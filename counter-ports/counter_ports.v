==> flow/design.v <==
module counter_ports (
    input clk,
    input reset,
    output [9:0] port_a,
    output [9:0] port_b
);
    parameter STATE_PORT_NONE = 2'b00;
    parameter STATE_PORT_A = 2'b01;
    parameter STATE_PORT_B = 2'b10;
    reg [4:0] ps, ns;
    reg [1:0] port_select;
    reg cnt;
    reg [9:0] __port_a, __port_b, counter, buffer;
    wire [9:0] sum;
    always @(posedge clk) begin
        if (reset) ps <= 0;
        else ps <= ns;
    end
    always @(posedge clk) begin
        if (reset) counter <= 0;
        else if (cnt) counter <= counter + 1;
    end
    assign sum = counter + buffer;
    always @(posedge clk) begin
        if (reset) buffer <= 0;
        else buffer <= sum;
    end
    always @(*) begin
        cnt = 1;
        ns = 0;
        port_select = STATE_PORT_NONE;
        case (ps)
        0: ns = 1;
        1: ns = 2;
        2: ns = 3;
        3: ns = 4;
        4: ns = 5;
        5: ns = 6;
        6: ns = 7;
        7: ns = 8;
        8: ns = 9;
        9: ns = 10;
        10: begin
            port_select = STATE_PORT_A; 
            ns = 11;
        end
        11: ns = 12;
        12: ns = 13;
        13: ns = 14;
        14: ns = 15;
        15: ns = 16;
        16: ns = 17;
        17: ns = 18;
        18: ns = 19;
        19: ns = 20;
        20: begin
            port_select = STATE_PORT_B;
            ns = 21;            
        end 
        21: begin
            cnt = 0;
            ns = 21;
        end
        endcase
    end
    always @(posedge clk) begin
        if (reset) begin
            __port_a <= 0;
            __port_b <= 0;            
        end
        else if (port_select == STATE_PORT_A) __port_a <= sum;
        else if (port_select == STATE_PORT_B) __port_b <= sum;
    end
    assign port_a = __port_a;
    assign port_b = __port_b;
endmodule
Tool chain data of counter_ports
Tool output for the design above, in the order of the flow. Lines are those of the file above, counted from 1. Library cell names are shortened. Not given: n/a

Top module: counter_ports. Clock input: clk. Library: sky130hd. Corner: tt_025C_1v80.

Word-level counts
Counts by Yosys on the flattened word-level netlist (proc, flatten, opt, wreduce; memories kept). Print and check cells are left out. Cells with the same type and inputs are merged into one. Memory sizes are those after Yosys's memory passes, which may raise the word count (mostly to a power of two), join words into wider ones and drop unused or constant bits.

For flip-flop bits (word level) the number is 40. Bits in read-only memories: 256. The entry for clocked read ports x word width reads 8. Under memory cells stands 1. The figure for input port bits is 2. The entry for output and inout port bits reads 20. For word-level cells the number is 12.

The entry for add/sub/neg operators reads 2. For equal/unequal tests the number is 2. Under mux-type cells stands 1. The entry for bitwise operators reads 1. The figure for reduce/logical cells is 1.

Memory list: (name not given) (words 32, width 8, rd ports 1, write ports 0, line 32) `case (ps)`.

Operators with widths (number): 10-bit by 1-bit adder with 10-bit output (second input constant) (1); 10-bit adder (1); 5-bit two-way mux (1); 2-bit by 1-bit == test with 1-bit output (second input constant) (1); 2-bit == test (second input constant) (1); 2-bit AND reduction (1); 1-bit inverter (1).

Depth
Depth = most cells in a row (Yosys ltp): at word level without a register or memory, in the mapped netlist without a sequential cell, where the memories' decode and read muxes count.

The entry for depth in word-level cells reads 3. The entry for ABC_AREA reads 0. For gate-level depth with buffers the number is 7. Under gate-level depth less buffers stands 7.

Mapped cells and area
Yosys stat after the flow's synthesis: flattened, memories mapped to cells. It holds for the ABC_AREA given above (unset counts as 0); a run with the other value may have another netlist.

Cells by type: dfxtp_1 (number 48, area in all 960.922 um^2); ha_1 (number 12, area in all 150.144 um^2); nor2_1 (number 24, area in all 90.086 um^2); nand2b_1 (number 12, area in all 75.072 um^2); a21oi_1 (number 14, area in all 70.067 um^2); nor2b_1 (number 9, area in all 56.304 um^2); o32ai_1 (number 6, area in all 52.55 um^2); xnor2_1 (number 6, area in all 52.55 um^2); mux2i_1 (number 5, area in all 50.048 um^2); a21o_1 (number 6, area in all 45.043 um^2); xor2_1 (number 5, area in all 43.792 um^2); nand2_1 (number 11, area in all 41.29 um^2); nor3_1 (number 8, area in all 40.038 um^2); clkbuf_1 (number 10, area in all 37.536 um^2); a311oi_1 (number 4, area in all 35.034 um^2); o21ai_0 (number 7, area in all 35.034 um^2); inv_1 (number 7, area in all 26.275 um^2); o22ai_1 (number 4, area in all 25.024 um^2).

Other cell types: 22; their cells: 35.

For cell count the number is 233. For chip area (Yosys) the number is 2163.3 um^2. The entry for sequential part of the area reads 960.9 um^2. The figure for flip-flops is 48. The figure for buffer cells is 10.

Worst setup path after synthesis
Path of least setup slack by OpenSTA after synthesis, without wires, with an ideal clock, recovery checks aside; 20% of the period is set as input and as output delay. Where synthesis merged equal registers, the netlist keeps one of their names.

Path kind: register to register. Start: reg counter[1]. End: reg __port_a[9]. For period the number is 2.47 ns. For setup time the number is 0.091 ns. For launch time at the first pin the number is 0.000 ns. The figure for data arrival time is 1.717 ns. Under data required time stands 2.379 ns. Slack: 0.663 ns. Delay of the path: 1.808 ns. Under stages stands 6. For path buffers the number is 0. For period reached after synthesis the number is 1.807 ns.

"delay of the path" is the arrival time less input delay plus setup time. "stages" counts driving pins, that of a launching flip-flop among them; a cell with two outputs on the path counts twice. "period reached after synthesis" = period - worst setup slack (recovery checks aside). The figure is calculated, with input and output delays left at 20% of the set period. The rows between start and end are the longest chain of elaborated cells between them; the timing report does not say that the signal goes this way. Where chains are equally long, one stands for them. Each line given opens the expression or statement behind the cell; cells for indexed reads and writes are added by Yosys, which also makes memories of some case tables.

Cell sequence: dfxtp_1 -> ha_1 -> a211o_1 -> a21o_1 -> a311o_1 -> a311oi_1. For length of the longest elaborated chain the number is 1. Elaborated cells on any way between the ends: 1. RTL lines with such cells: 1. Classes of those cells: add/sub (1).

RTL lines, path after synthesis: start, declared (line 13) `reg [9:0] __port_a, __port_b, counter, buffer;`; start, assigned (line 20) `if (reset) counter <= 0;`; start, assigned (line 21) `else if (cnt) counter <= counter + 1;`; 10-bit adder (line 23) `assign sum = counter + buffer;`; end, assigned (line 68) `__port_a <= 0;`; end, assigned (line 71) `else if (port_select == STATE_PORT_A) __port_a <= sum;`; end, declared (line 13).

Worst path after layout
From the final timing report of flow run A: the path of least setup slack in the routed layout; clock arrival at registers is part of the times.

Path kind: register to register. Start: reg counter[1]. End: reg __port_a[7]. For period the number is 3.75 ns. For setup time the number is 0.12 ns. For launch time at the first pin the number is 0.30 ns. The figure for data arrival time is 2.19 ns. Under data required time stands 3.93 ns. Slack: 1.73 ns. Under stages stands 6. For path buffers the number is 0.

The rows between start and end are the longest chain of elaborated cells between them; the timing report does not say that the signal goes this way. Where chains are equally long, one stands for them.

Cell sequence: dfxtp_1 -> ha_1 -> a211o_1 -> a21o_1 -> o31ai_1 -> o32ai_1. For length of the longest elaborated chain the number is 1. Elaborated cells on any way between the ends: 1. RTL lines with such cells: 1. Classes of those cells: add/sub (1).

RTL lines, path post-layout: start, declared (line 13) `reg [9:0] __port_a, __port_b, counter, buffer;`; start, assigned (line 20) `if (reset) counter <= 0;`; start, assigned (line 21) `else if (cnt) counter <= counter + 1;`; 10-bit adder (line 23) `assign sum = counter + buffer;`; end, assigned (line 68) `__port_a <= 0;`; end, assigned (line 71) `else if (port_select == STATE_PORT_A) __port_a <= sum;`; end, declared (line 13).

Add stored flow runs of counter_ports

Stored flow runs of counter_ports (2 of them; Yosys, OpenROAD, sky130hd). They differ in their settings and are not a sequence. Constraints: input delay and output delay 20% of the set period each, output load 0.01 pF. "period achieved" = clock period - worst setup slack. The figure is calculated, with input and output delays left at 20% of the set period. By "allowed time less slack (worst setup path)" is meant the share of the clock period that the worst setup path is allowed (20% is reserved at inputs, 20% at outputs), minus its slack. Clock arrival times at its registers enter into it. "overall power" rests on the timing tool's default activity at the inputs, not on a simulated workload.

Files of flow run A:
==> flow/run.sh <==
#!/bin/bash
# the make line also repeats the synthesis and layout settings of config.mk as NAME=value (left out here)
make -C /OpenROAD-flow-scripts/flow DESIGN_CONFIG=/design/flow/config.mk WORK_HOME=/design/flow/orfs CLKGATE_MAP_FILE= finish
==> flow/config.mk <==
export PLATFORM = sky130hd
export DESIGN_NAME = counter_ports
export DESIGN_NICKNAME = counter_ports
export VERILOG_FILES = /design/flow/design.v
export SDC_FILE = /design/flow/constraint.sdc
export NUM_CORES = 4
export LEC_CHECK = 0
export CAP_MARGIN = 5
export CELL_PAD_IN_SITES_GLOBAL_PLACEMENT = 0
export CORE_MARGIN = 2
export CORE_UTILIZATION = 25
export GPL_TIMING_DRIVEN = 1
export MAX_ROUTING_LAYER = met4
export PLACE_DENSITY_LB_ADDON = 0.02
export SETUP_SLACK_MARGIN = -0.17
export SLEW_MARGIN = 15
export TNS_END_PERCENT = 10
==> flow/constraint.sdc <==
create_clock -name core_clock -period 3.75 [get_ports {clk}]
set_input_delay 0.7500 -clock core_clock [delete_from_list [all_inputs] [get_ports {clk}]]
set_output_delay 0.7500 -clock core_clock [all_outputs]
set_load 0.01 [all_outputs]

Results of flow run A. For the overall power the run shows 0.9910 mW. For the worst hold slack in the final report the run shows 0.463 ns. For the standard-cell area of the final layout the run shows 2597.5 um^2. The post-layout utilization stands at 31.3 %. The total negative slack on setup checks stands at 0.000 ns. For the allowed time less slack (worst setup path) the run shows 2.02 ns. Kind of the worst setup path: register to register. The period achieved comes to 2.017 ns. The measured chip area in the Yosys report is 2163.3 um^2. The worst slack on setup checks stands at 1.733 ns. The area of the die stands at 9413.9 um^2.

Files of flow run B:
==> flow/run.sh <==
#!/bin/bash
# the make line also repeats the synthesis and layout settings of config.mk as NAME=value (left out here)
make -C /OpenROAD-flow-scripts/flow DESIGN_CONFIG=/design/flow/config.mk WORK_HOME=/design/flow/orfs CLKGATE_MAP_FILE= finish
==> flow/config.mk <==
export PLATFORM = sky130hd
export DESIGN_NAME = counter_ports
export DESIGN_NICKNAME = counter_ports
export VERILOG_FILES = /design/flow/design.v
export SDC_FILE = /design/flow/constraint.sdc
export NUM_CORES = 4
export LEC_CHECK = 0
export CAP_MARGIN = 20
export CORE_MARGIN = 2
export CORE_UTILIZATION = 40
export SLEW_MARGIN = 20
==> flow/constraint.sdc <==
create_clock -name core_clock -period 2.33 [get_ports {clk}]
set_input_delay 0.4660 -clock core_clock [delete_from_list [all_inputs] [get_ports {clk}]]
set_output_delay 0.4660 -clock core_clock [all_outputs]
set_load 0.01 [all_outputs]

Results of flow run B. The worst slack on setup checks stands at 0.322 ns. For the overall power the run shows 1.576 mW. The area of the die stands at 6012.4 um^2. For the standard-cell area of the final layout the run shows 2566.2 um^2. The total negative slack on setup checks stands at 0.000 ns. The measured chip area in the Yosys report is 2163.3 um^2. For the allowed time less slack (worst setup path) the run shows 2.01 ns. Kind of the worst setup path: register to register. The post-layout utilization stands at 49.6 %. For the worst hold slack in the final report the run shows 0.464 ns. The period achieved comes to 2.008 ns.
